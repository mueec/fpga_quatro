==> flow/design.v <==
module Quatro(
	input CLK_50A,
	input CLK_50B,
	input [3:0] KEY,	
	input [9:0] SW,
	output [9:0] LEDR,
	output [6:0] HEX0,
	output 		 HEX0_DP,
	output [6:0] HEX1,
	output 		 HEX1_DP,
	output [6:0] HEX2,
	output 		 HEX2_DP,
	output [6:0] HEX3,
	output 		 HEX3_DP,
	output [6:0] HEX4,
	output 		 HEX4_DP,
	output [6:0] HEX5,
	output 		 HEX5_DP,
	output		 HDMI_CLK,
	output		 HDMI_D0,
	output		 HDMI_D1,
	output		 HDMI_D2,
	input			 HDMI_HPD,
	output		 IRDA_SD,
	input			 IRDA_RX,
	output		 IRDA_TX	
	);
	reg slow_clk;
	reg [25:0] counter;
	wire reset;
	always @ (posedge CLK_50A)
		counter <= (counter == 26'd25_000_000) ? 0 : counter + 26'd1;
	wire clk_en = (counter == 26'd0);
	assign HEX0_DP = 1;
	assign HEX1_DP = 1;
	assign HEX2_DP = 1;
	assign HEX3_DP = 1;
	assign HEX4_DP = 1;
	assign HEX5_DP = 1; 
	reg [3:0] hex_counter;
	always @ (posedge CLK_50A)
	if (clk_en)
	begin
		if (reset)
			hex_counter <= 4'd0;
		else
			hex_counter <= hex_counter + 4'd1;
	end
	SSeg BYTE0(.bin(hex_counter), .neg(1'b0), .enable(1'b1), .segs(HEX0));
	assign HEX1 = HEX0;
	assign HEX2 = HEX0;
	assign HEX3 = HEX0;
	assign HEX4 = HEX0;
	assign HEX5 = HEX0;
	assign LEDR = SW;
	assign reset = (~KEY[3] || ~KEY[2] || ~KEY[1] || ~KEY[0]);  
endmodule
module SSeg(input [3:0] bin, input neg, input enable, output reg [6:0] segs);
	always @(*)
		if (enable) begin
			if (neg) segs = 7'b011_1111;
			else begin
				case (bin)
					0: segs = 7'b100_0000;
					1: segs = 7'b111_1001;
					2: segs = 7'b010_0100;
					3: segs = 7'b011_0000;
					4: segs = 7'b001_1001;
					5: segs = 7'b001_0010;
					6: segs = 7'b000_0010;
					7: segs = 7'b111_1000;
					8: segs = 7'b000_0000;
					9: segs = 7'b001_1000;
					10: segs = 7'b000_1000;
					11: segs = 7'b000_0011;
					12: segs = 7'b100_0110;
					13: segs = 7'b010_0001;
					14: segs = 7'b000_0110;
					15: segs = 7'b000_1110;
				endcase
			end
		end
		else segs = 7'b111_1111;
endmodule
# [Tool chain data of Quatro]
# The steps from the RTL of Quatro to its reports follow in flow order.
# Line numbers count from 1 in the design file above.
# Operators: Yosys type, input widths -> output width; for muxes data width and select width s.
# Library cell names are shortened.
# A cell with -- has no value.
[design] design="Quatro" clk_port="CLK_50A" cell_library="sky130hd" pvt_corner="tt_025C_1v80"

# [After elaboration]
# Yosys after proc, flatten, opt, wreduce and memory -nomap, before mapping. Print and check cells are not counted. Equal cells are merged and count once.
# Memory sizes are those after Yosys's memory passes, which may raise the word count (mostly to a power of two), join words into wider ones and drop unused or constant bits.
[bits] regBits=30 latch_bits=0 ram_bits=0 romBits=112 clocked_rd_ports_x_width=7 n_memories=1 inputBits=18 out_inout_bits=64 wordCells=16
[memory_table] name="(no name shown)" size=16 word_bits=7 rd=1 write_ports=0 line_no=63 rtl="case (bin)"
[op_classes] addsub=2 multipliers=0 n_div=0 cmp=0 n_eq=1 n_shift=0 mux=2 bitwise=4 reduce_logical=4
[op_table] operator="$add 26x1->26 const B" n=1
[op_table] operator="$eq 26x25->1 const B" n=1
[op_table] operator="$logic_not 26->1" n=1
[op_table] operator="$mux 4" n=2
[op_table] operator="$not 1->1" n=4
[op_table] operator="$add 4x1->4 const B" n=1
[op_table] operator="$logic_or 1x1->1" n=3

# [Depth]
# Depth = most cells in a row (Yosys ltp): at word level without a register or memory, in the mapped netlist without a sequential cell, where the memories' decode and read muxes count.
[depth] depth_word=6 ABC_AREA=1 depth_mapped=16 mapped_depth_nobuf=16

# [Netlist]
# Source: synth_stat.txt of the flow (Yosys; design flattened, memories mapped). It holds for the ABC_AREA given above (unset counts as 0); a run with the other value may have another netlist.
[synth_totals] mapped_cells=367 yosys_area_um2=2686.3 sequential_area_um2=780.7 flip_flops=37 buf_cells=59
[types] type="dfxtp_1" n=33 type_area_um2=660.634
[types] type="buf_4" n=57 type_area_um2=427.91
[types] type="nand2_1" n=79 type_area_um2=296.534
[types] type="xor2_1" n=16 type_area_um2=140.134
[types] type="nor2_1" n=37 type_area_um2=138.883
[types] type="inv_1" n=34 type_area_um2=127.622
[types] type="edfxtp_1" n=4 type_area_um2=120.115
[types] type="ha_1" n=9 type_area_um2=112.608
[types] type="nand3_1" n=21 type_area_um2=105.101
[types] type="nor2_4" n=7 type_area_um2=78.826
[types] type="nor2_2" n=10 type_area_um2=62.56
[types] type="nand3_2" n=5 type_area_um2=50.048
[types] type="inv_2" n=12 type_area_um2=45.043
[types] type="nand2_4" n=4 type_area_um2=45.043
[types] type="nor3_1" n=8 type_area_um2=40.038
[types] type="nor3_2" n=4 type_area_um2=40.038
[types] type="nor4_1" n=6 type_area_um2=37.536
[types] type="a21oi_1" n=5 type_area_um2=25.024
# Not listed: further types 12, cells in them 16.

# [Worst setup path after synthesis]
# Source: OpenSTA report_checks on the synthesized netlist (no wires, ideal clock, input and output delay 20% of the period each), path of least setup slack; recovery checks are left aside. Register names are those of the netlist, which keeps one name where synthesis merged equal registers.
[synth_path] path_kind="input to register" from="in KEY[3]" to="reg (name not given)" clock_period_ns=4.05 in_delay_ns=0.810 setup_time_ns=0.112 launch_ns=0.810 arrival_time_ns=1.816 t_required_ns=3.938 path_slack_ns=2.122 delay_ns=1.118 driving_pins=11 path_buffers=0 period_less_setup_slack_ns=1.928
# "delay_ns" = arrival - input delay + setup time.
# "driving_pins" counts driving pins, that of a launching flip-flop among them; a cell with two outputs on the path counts twice.
# "period_less_setup_slack_ns" = period - worst setup slack (recovery checks aside). The figure is calculated, with input and output delays left at 20% of the set period.
# The rows between start and end are the longest chain of elaborated cells between them; the timing report does not say that the signal goes this way. Where chains are equally long, one stands for them.
# A line is the first line of the expression or statement that the cell stems from. Yosys adds cells for indexed reads and writes and turns some case tables into memories.
[synth_between] path_cell_list="nand2_1 nor2_2 nand2_1 nand3_1 nand2_1 inv_1 ha_1 nand3_1 nand2_1 nand2_1 nand2_1" elab_chain_cells=6 cone_cells=6 lines_between=1 classes_between="mux: 2; logic: 1; reduce/logical: 3"
[synth_lines] item="start, declared" line_no=4 rtl="input [3:0] KEY,"
[synth_lines] item="$not 1->1" line_no=56 rtl="assign reset = (~KEY[3] || ~KEY[2] || ~KEY[1] || ~KEY[0]);"
[synth_lines] item="$logic_or 1x1->1 x3" line_no=56
[synth_lines] item="$mux 4 x2"

# [Timing after layout]
# From the final timing report of run A: the path of least setup slack in the routed layout; clock arrival at registers is part of the times.
[layout_path] path_kind="input to register" from="in KEY[3]" to="reg (name not given)" clock_period_ns=3.16 in_delay_ns=0.63 setup_time_ns=0.10 launch_ns=0.63 arrival_time_ns=2.31 t_required_ns=3.34 path_slack_ns=1.03 driving_pins=12 path_buffers=1
# The rows between start and end are the longest chain of elaborated cells between them; the timing report does not say that the signal goes this way. Where chains are equally long, one stands for them.
[layout_between] path_cell_list="clkdlybuf4s50_1 nand2_1 nor2_2 nand2_1 nand3_1 nand2_1 inv_1 ha_1 nand3_1 nand2_1 nand2_1 nand2_1" elab_chain_cells=6 cone_cells=6 lines_between=1 classes_between="mux: 2; logic: 1; reduce/logical: 3"
[layout_lines] item="start, declared" line_no=4 rtl="input [3:0] KEY,"
[layout_lines] item="$not 1->1" line_no=56 rtl="assign reset = (~KEY[3] || ~KEY[2] || ~KEY[1] || ~KEY[0]);"
[layout_lines] item="$logic_or 1x1->1 x3" line_no=56
[layout_lines] item="$mux 4 x2"

# Below are 2 stored runs of the flow (Yosys, OpenROAD; platform sky130hd) on Quatro, each with its settings and what was measured, unordered. Constraints: input delay and output delay 20% of the set period each, output load 0.01 pF.
# "worst_path_allowed_less_slack_ns": the worst setup path's part of the clock period (all of it between registers, 20% less for each end at a port) less its slack. A launch clock that arrives late makes it longer, a capture clock that arrives late makes it shorter.
# "power_total_mw" rests on the timing tool's default activity at the inputs, not on a simulated workload.
run="run A" settings period_ns=3.16 CORE_UTILIZATION=36 PLACE_DENSITY=0.84 CORE_MARGIN=5 CELL_PAD_IN_SITES_GLOBAL_PLACEMENT=1 CELL_PAD_IN_SITES_DETAIL_PLACEMENT=0 ABC_AREA=1 CTS_CLUSTER_SIZE=76 CTS_CLUSTER_DIAMETER=300 CAP_MARGIN=35 SLEW_MARGIN=20
run="run A" results final_util_frac=0.406 yosys.chip_area_um2=2686.3 power_total_mw=0.8246 timing.hold.ws_ns=0.475 worst_path_allowed_less_slack_ns=1.50 timing.worst_path_kind="input to register" dieArea_um2=9289.1 setup_worst_slack_ns=1.029
run="run B" settings period_ns=2.82 CORE_UTILIZATION=56 PLACE_DENSITY_LB_ADDON=0.02 CORE_MARGIN=5 CELL_PAD_IN_SITES_DETAIL_PLACEMENT=2 TNS_END_PERCENT=20 GPL_TIMING_DRIVEN=1 GPL_ROUTABILITY_DRIVEN=1 CTS_CLUSTER_DIAMETER=290 MAX_ROUTING_LAYER="met5" CAP_MARGIN=20 SLEW_MARGIN=20
run="run B" outcome="did not finish, placement stopped with DPL-0033"
